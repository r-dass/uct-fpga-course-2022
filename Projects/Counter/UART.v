==> flow/design.v <==
module UART(
  input           ipClk,
  input           ipReset,
  input      [7:0]ipTxData,
  input           ipTxSend,
  output reg      opTxBusy,
  output reg      opTx,
  input           ipRx,
  output reg [7:0]opRxData,
  output reg      opRxValid
);
typedef enum{  
Wait,
Process
} tState;
tState txState;
tState rxState;
reg[9:0] txClkCount = 0; 
reg[9:0] rxClkCount = 0; 
reg[7:0] txData = 0;
reg[7:0] rxData = 0;
reg[3:0] BitsSent = 0; 
reg[3:0] BitsReceived = 0; 
wire txClkBaud = (txClkCount == 16);  
wire rxClkBaud = (rxClkCount == 16);  
reg Rx;
always @(posedge(ipClk)) begin
	if(txClkBaud) begin
		txClkCount <= 9'd1;
	end
	else begin 
		txClkCount <= txClkCount + 1'b1;
	end
	if (!ipReset) begin
		if (txClkBaud) begin  
			case(txState)
				Wait: begin 
					if (~ipTxSend) begin
						opTxBusy <= 0;  
						opTx <= 1;  
					end else begin
						txData <= ipTxData;
						opTxBusy <= 1;  
						opTx <= 0; 
						txState <= Process;
					end
				end
				Process: begin
					if (BitsSent != 8) begin
						txData <= txData >> 1;
						opTx <= txData;
						BitsSent <= BitsSent + 1;
					end else begin 
						opTx <= 1;
						BitsSent <= 0;
						txState <= Wait;
					end
				end
				default:;
			endcase
		end	
	end else begin  
		opTxBusy <= 0; 
		opTx <= 1;
		txClkCount <= 10'b0; 
		BitsSent <= 3'b0; 
		txState <= Wait;
		txData <= 8'b0;
	end
end
always @(posedge(ipClk)) begin
	Rx <= ipRx;
	if (!ipReset) begin
		if (rxState == Wait && Rx) begin
			rxClkCount <= 7;  
		end else if(rxClkBaud) begin
			rxClkCount <= 9'd1;
		end else begin 
			rxClkCount <= rxClkCount + 1'b1;
		end
		if (rxClkBaud) begin
			case (rxState)
				Wait: begin
					if (Rx) begin
						opRxValid <= 0;
					end else begin
						opRxValid <=0;
						rxState <= Process;
					end
				end 
				Process: begin
					if (BitsReceived != 8) begin
						rxData <= {Rx, rxData[7:1]};
						BitsReceived <= BitsReceived + 1;
					end else begin
						if (Rx == 1) begin
							opRxData <= rxData;
							rxData <= 0;
							opRxValid <= 1;
							BitsReceived <= 0; 
							rxState <= Wait;
						end
					end				
				end
				default:;
			endcase
		end else begin
			opRxValid <= 0;
		end
	end else begin  
		opRxValid <= 0; 
		BitsReceived <= 3'b0; 
		rxState <= Wait;
		rxData <= 8'b0;
		Rx <= 0;
	end
end
endmodule
### Tool chain data of UART

The steps from the RTL of UART to its reports follow in flow order.
Line numbers count from 1 in the design file above.
The mark -- stands for no value.

| inputs | value |
|---|---|
| design top | UART |
| clock input | ipClk |
| library | sky130hd |
| corner | tt_025C_1v80 |

### After elaboration

Yosys after proc, flatten, opt, wreduce and memory -nomap, before mapping. Memory bits, and registers merged into a memory's read port (data or address), are not among the register bits. Print and check cells are not counted. Equal cells are merged and count once.

| operators by class | value |
|---|---|
| add/sub/neg operators | 4 |
| equal/unequal tests | 12 |
| multiplexer cells | 24 |
| bitwise gates (word level) | 3 |
| reductions and logical operators | 18 |

Operators by type and width:

| cell | count |
|---|---|
| 2-to-1 mux 32 bit | 5 |
| case mux 32 bit (select 2 bit) | 2 |
| == test 32 x 1 -> 1 bit with constant B | 2 |
| logical NOT 32 bit | 2 |
| 2-to-1 mux 8 bit | 4 |
| adder 10 x 1 -> 10 bit with constant B | 2 |
| == test 10 x 5 -> 1 bit with constant B | 2 |
| case mux 8 bit (select 2 bit) | 1 |
| inequality test 2 bit with constant B | 6 |
| 2-to-1 mux 4 bit | 3 |
| AND reduction 5 bit | 2 |
| adder 4 x 1 -> 4 bit with constant B | 2 |
| inequality test 4 bit with constant B | 2 |
| AND reduction 4 bit | 2 |
| AND reduction 2 bit | 3 |
| nonzero test 2 bit | 3 |
| OR reduction 2 bit | 3 |
| AND reduction 3 bit | 2 |
| 2-to-1 mux 1 bit | 6 |
| case mux 1 bit (select 2 bit) | 2 |
| inverter 1 bit | 3 |
| 2-to-1 mux 3 bit | 1 |
| logical AND 1 bit | 1 |

| storage and ports | value |
|---|---|
| bits in registers | 120 |
| bits of input ports | 12 |
| output and inout port bits | 11 |
| cells after elaboration | 76 |

### Depth

Depth = most cells in a row (Yosys ltp): at word level without a register or memory, in the mapped netlist without a sequential cell, where the memories' decode and read muxes count.

| depth | value |
|---|---|
| word-level depth | 3 |
| ABC_AREA | 0 |
| depth in mapped cells | 8 |
| mapped depth without buffers | 6 |

### Synthesis result

Source: synth_stat.txt of the flow (Yosys; design flattened, memories mapped). It holds for the ABC_AREA given above (unset counts as 0); a run with the other value may have another netlist.

Cells by type:

| type | count | total area (µm²) |
|---|---|---|
| sky130_fd_sc_hd__dfxtp_1 | 42 | 840.806 |
| sky130_fd_sc_hd__edfxtp_1 | 18 | 540.518 |
| sky130_fd_sc_hd__a21oi_1 | 28 | 140.134 |
| sky130_fd_sc_hd__nand3_1 | 21 | 105.101 |
| sky130_fd_sc_hd__xnor2_1 | 12 | 105.101 |
| sky130_fd_sc_hd__ha_1 | 8 | 100.096 |
| sky130_fd_sc_hd__nor2_1 | 26 | 97.594 |
| sky130_fd_sc_hd__o21ai_0 | 19 | 95.091 |
| sky130_fd_sc_hd__nand2_1 | 22 | 82.579 |
| sky130_fd_sc_hd__nand4_1 | 13 | 81.328 |
| sky130_fd_sc_hd__mux2_2 | 7 | 78.826 |
| sky130_fd_sc_hd__inv_1 | 18 | 67.565 |
| sky130_fd_sc_hd__nor3_1 | 8 | 40.038 |
| sky130_fd_sc_hd__xor2_1 | 4 | 35.034 |
| sky130_fd_sc_hd__clkbuf_1 | 9 | 33.782 |
| sky130_fd_sc_hd__nor4_4 | 1 | 21.27 |
| sky130_fd_sc_hd__buf_2 | 4 | 20.019 |
| sky130_fd_sc_hd__and3_1 | 3 | 18.768 |

Not listed: further types 24, cells in them 29.

| mapped netlist | value |
|---|---|
| standard cells after synthesis | 292 |
| cell area after synthesis | 2743.9 µm² |
| area of sequential cells | 1381.3 µm² |
| flip-flop cells | 60 |
| buffer cells | 13 |

### Worst setup path after synthesis

Source: OpenSTA report_checks on the synthesized netlist (no wires, ideal clock, input and output delay 20% of the period each), path of least setup slack; recovery checks are left aside. Register names are those of the netlist, which keeps one name where synthesis merged equal registers.

| timing after synthesis | value |
|---|---|
| path type | register -> register |
| start point | register rxClkCount[3] |
| end point | register opRxData[0] |
| period | 2.59 ns |
| library setup time | 0.383 ns |
| time at the first pin | 0.000 ns |
| arrival time | 1.710 ns |
| required time | 2.207 ns |
| path slack | 0.496 ns |
| delay of the path | 2.093 ns |
| driving pins on the path | 4 |
| path buffers | 0 |
| synthesis period reached | 2.094 ns |

"delay of the path" is the arrival time less input delay plus setup time.
"driving pins on the path" counts driving pins, that of a launching flip-flop among them; a cell with two outputs on the path counts twice.
"synthesis period reached" is the clock period less the worst setup slack; recovery checks do not enter. This is arithmetic on one report: input and output delays are still those of the set period (20% each).
The rows between start and end are the longest chain of elaborated cells between them; the timing report does not say that the signal goes this way. Where chains are equally long, one stands for them.
A line is the first line of the expression or statement that the cell stems from. Yosys adds cells for indexed reads and writes and turns some case tables into memories.
At most two assigning lines are given for a register; there are more.

| on the way, after synthesis | value |
|---|---|
| cell sequence | sky130_fd_sc_hd__edfxtp_1 -> sky130_fd_sc_hd__nor4_4 -> sky130_fd_sc_hd__nand4_1 -> sky130_fd_sc_hd__nor3_1 |
| cells in the longest elaborated chain | 2 |
| elaborated cells between the ends (all ways) | 2 |
| source lines of those cells | 1 |
| classes of those cells | eq/ne (1); reduce/logical (1) |

Ends and longest elaborated chain, after synthesis:

| item | line | RTL |
|---|---|---|
| start, declared | 19 | `reg[9:0] rxClkCount = 0;` |
| start, assigned | 75 | `rxClkCount <= 7;` |
| start, assigned | 79 | `rxClkCount <= rxClkCount + 1'b1;` |
| == test 10 x 5 -> 1 bit | 25 | `wire rxClkBaud = (rxClkCount == 16);` |
| AND reduction 5 bit | -- |  |
| end, assigned | 97 | `opRxData <= rxData;` |
| end, declared | 9 | `output reg [7:0]opRxData,` |

### Worst path after layout

From the final timing report of job 1: the path of least setup slack in the routed layout; clock arrival at registers is part of the times.

| timing after layout | value |
|---|---|
| path type | register -> register |
| start point | register rxClkCount[2] |
| end point | register BitsReceived[2] |
| period | 2.66 ns |
| library setup time | 0.06 ns |
| time at the first pin | 0.34 ns |
| arrival time | 2.23 ns |
| required time | 2.95 ns |
| path slack | 0.71 ns |
| driving pins on the path | 5 |
| path buffers | 0 |

The rows between start and end are the longest chain of elaborated cells between them; the timing report does not say that the signal goes this way. Where chains are equally long, one stands for them.
At most two assigning lines are given for a register; there are more.

| on the way, after layout | value |
|---|---|
| cell sequence | sky130_fd_sc_hd__edfxtp_1 -> sky130_fd_sc_hd__nor4_4 -> sky130_fd_sc_hd__nand4_2 -> sky130_fd_sc_hd__or4_1 -> sky130_fd_sc_hd__a21oi_1 |
| cells in the longest elaborated chain | 2 |
| elaborated cells between the ends (all ways) | 2 |
| source lines of those cells | 1 |
| classes of those cells | eq/ne (1); reduce/logical (1) |

Ends and longest elaborated chain, after layout:

| item | line | RTL |
|---|---|---|
| start, declared | 19 | `reg[9:0] rxClkCount = 0;` |
| start, assigned | 75 | `rxClkCount <= 7;` |
| start, assigned | 79 | `rxClkCount <= rxClkCount + 1'b1;` |
| == test 10 x 5 -> 1 bit | 25 | `wire rxClkBaud = (rxClkCount == 16);` |
| AND reduction 3 bit | -- |  |
| end, assigned | 94 | `BitsReceived <= BitsReceived + 1;` |
| end, assigned | 100 | `BitsReceived <= 0;` |
| end, declared | 23 | `reg[3:0] BitsReceived = 0;` |

Measured data: module UART, platform sky130hd, 2 stored runs of the flow under differing settings, order arbitrary. Input and output delays are each 20% of the period that was set; the output load is 0.01 pF.
"reached clock period": clock period set for the run, less the worst setup slack. It is reckoned from that one timing run; input and output delays stay at 20% of the period that was set.
"worst path time" means the part of the period allowed to the worst setup path (the constraints hold back 20% at inputs and 20% at outputs) less its slack; where the path has registers, the arrival times of their clocks count too.
"total power after layout" rests on the timing tool's default activity at the inputs, not on a simulated workload.

#### Job 1

| setting | value |
|---|---|
| period_ns | `2.66` |
| CORE_UTILIZATION | `55` |
| HOLD_SLACK_MARGIN | `0.13` |
| GPL_TIMING_DRIVEN | `1` |
| CAP_MARGIN | `25` |
| SLEW_MARGIN | `0` |
| MIN_ROUTING_LAYER | `met1` |
| CORE_MARGIN | `2` |

| result | value |
|---|---|
| post-synthesis cell area | 2743.9 µm² |
| die area | 5569.6 µm² |
| standard-cell area after routing | 3215.6 µm² |
| utilization | 67.6% |
| worst setup slack after layout | 0.712 ns |
| setup TNS | 0.000 ns |
| smallest hold slack | 0.424 ns |
| total power after layout | 1884 µW |
| reached clock period | 1.948 ns |
| worst path time | 1.95 ns |
| worst setup path kind | register -> register |

#### Job 2

| setting | value |
|---|---|
| period_ns | `2.23` |
| SETUP_SLACK_MARGIN | `0.04` |
| CAP_MARGIN | `20` |
| CORE_MARGIN | `2` |
| CORE_UTILIZATION | `40` |
| SLEW_MARGIN | `20` |

| result | value |
|---|---|
| post-synthesis cell area | 2743.9 µm² |
| die area | 7538.6 µm² |
| standard-cell area after routing | 3339.4 µm² |
| utilization | 49.7% |
| worst setup slack after layout | 0.436 ns |
| setup TNS | 0.000 ns |
| smallest hold slack | 0.442 ns |
| total power after layout | 2516 µW |
| reached clock period | 1.794 ns |
| worst path time | 1.79 ns |
| worst setup path kind | register -> register |
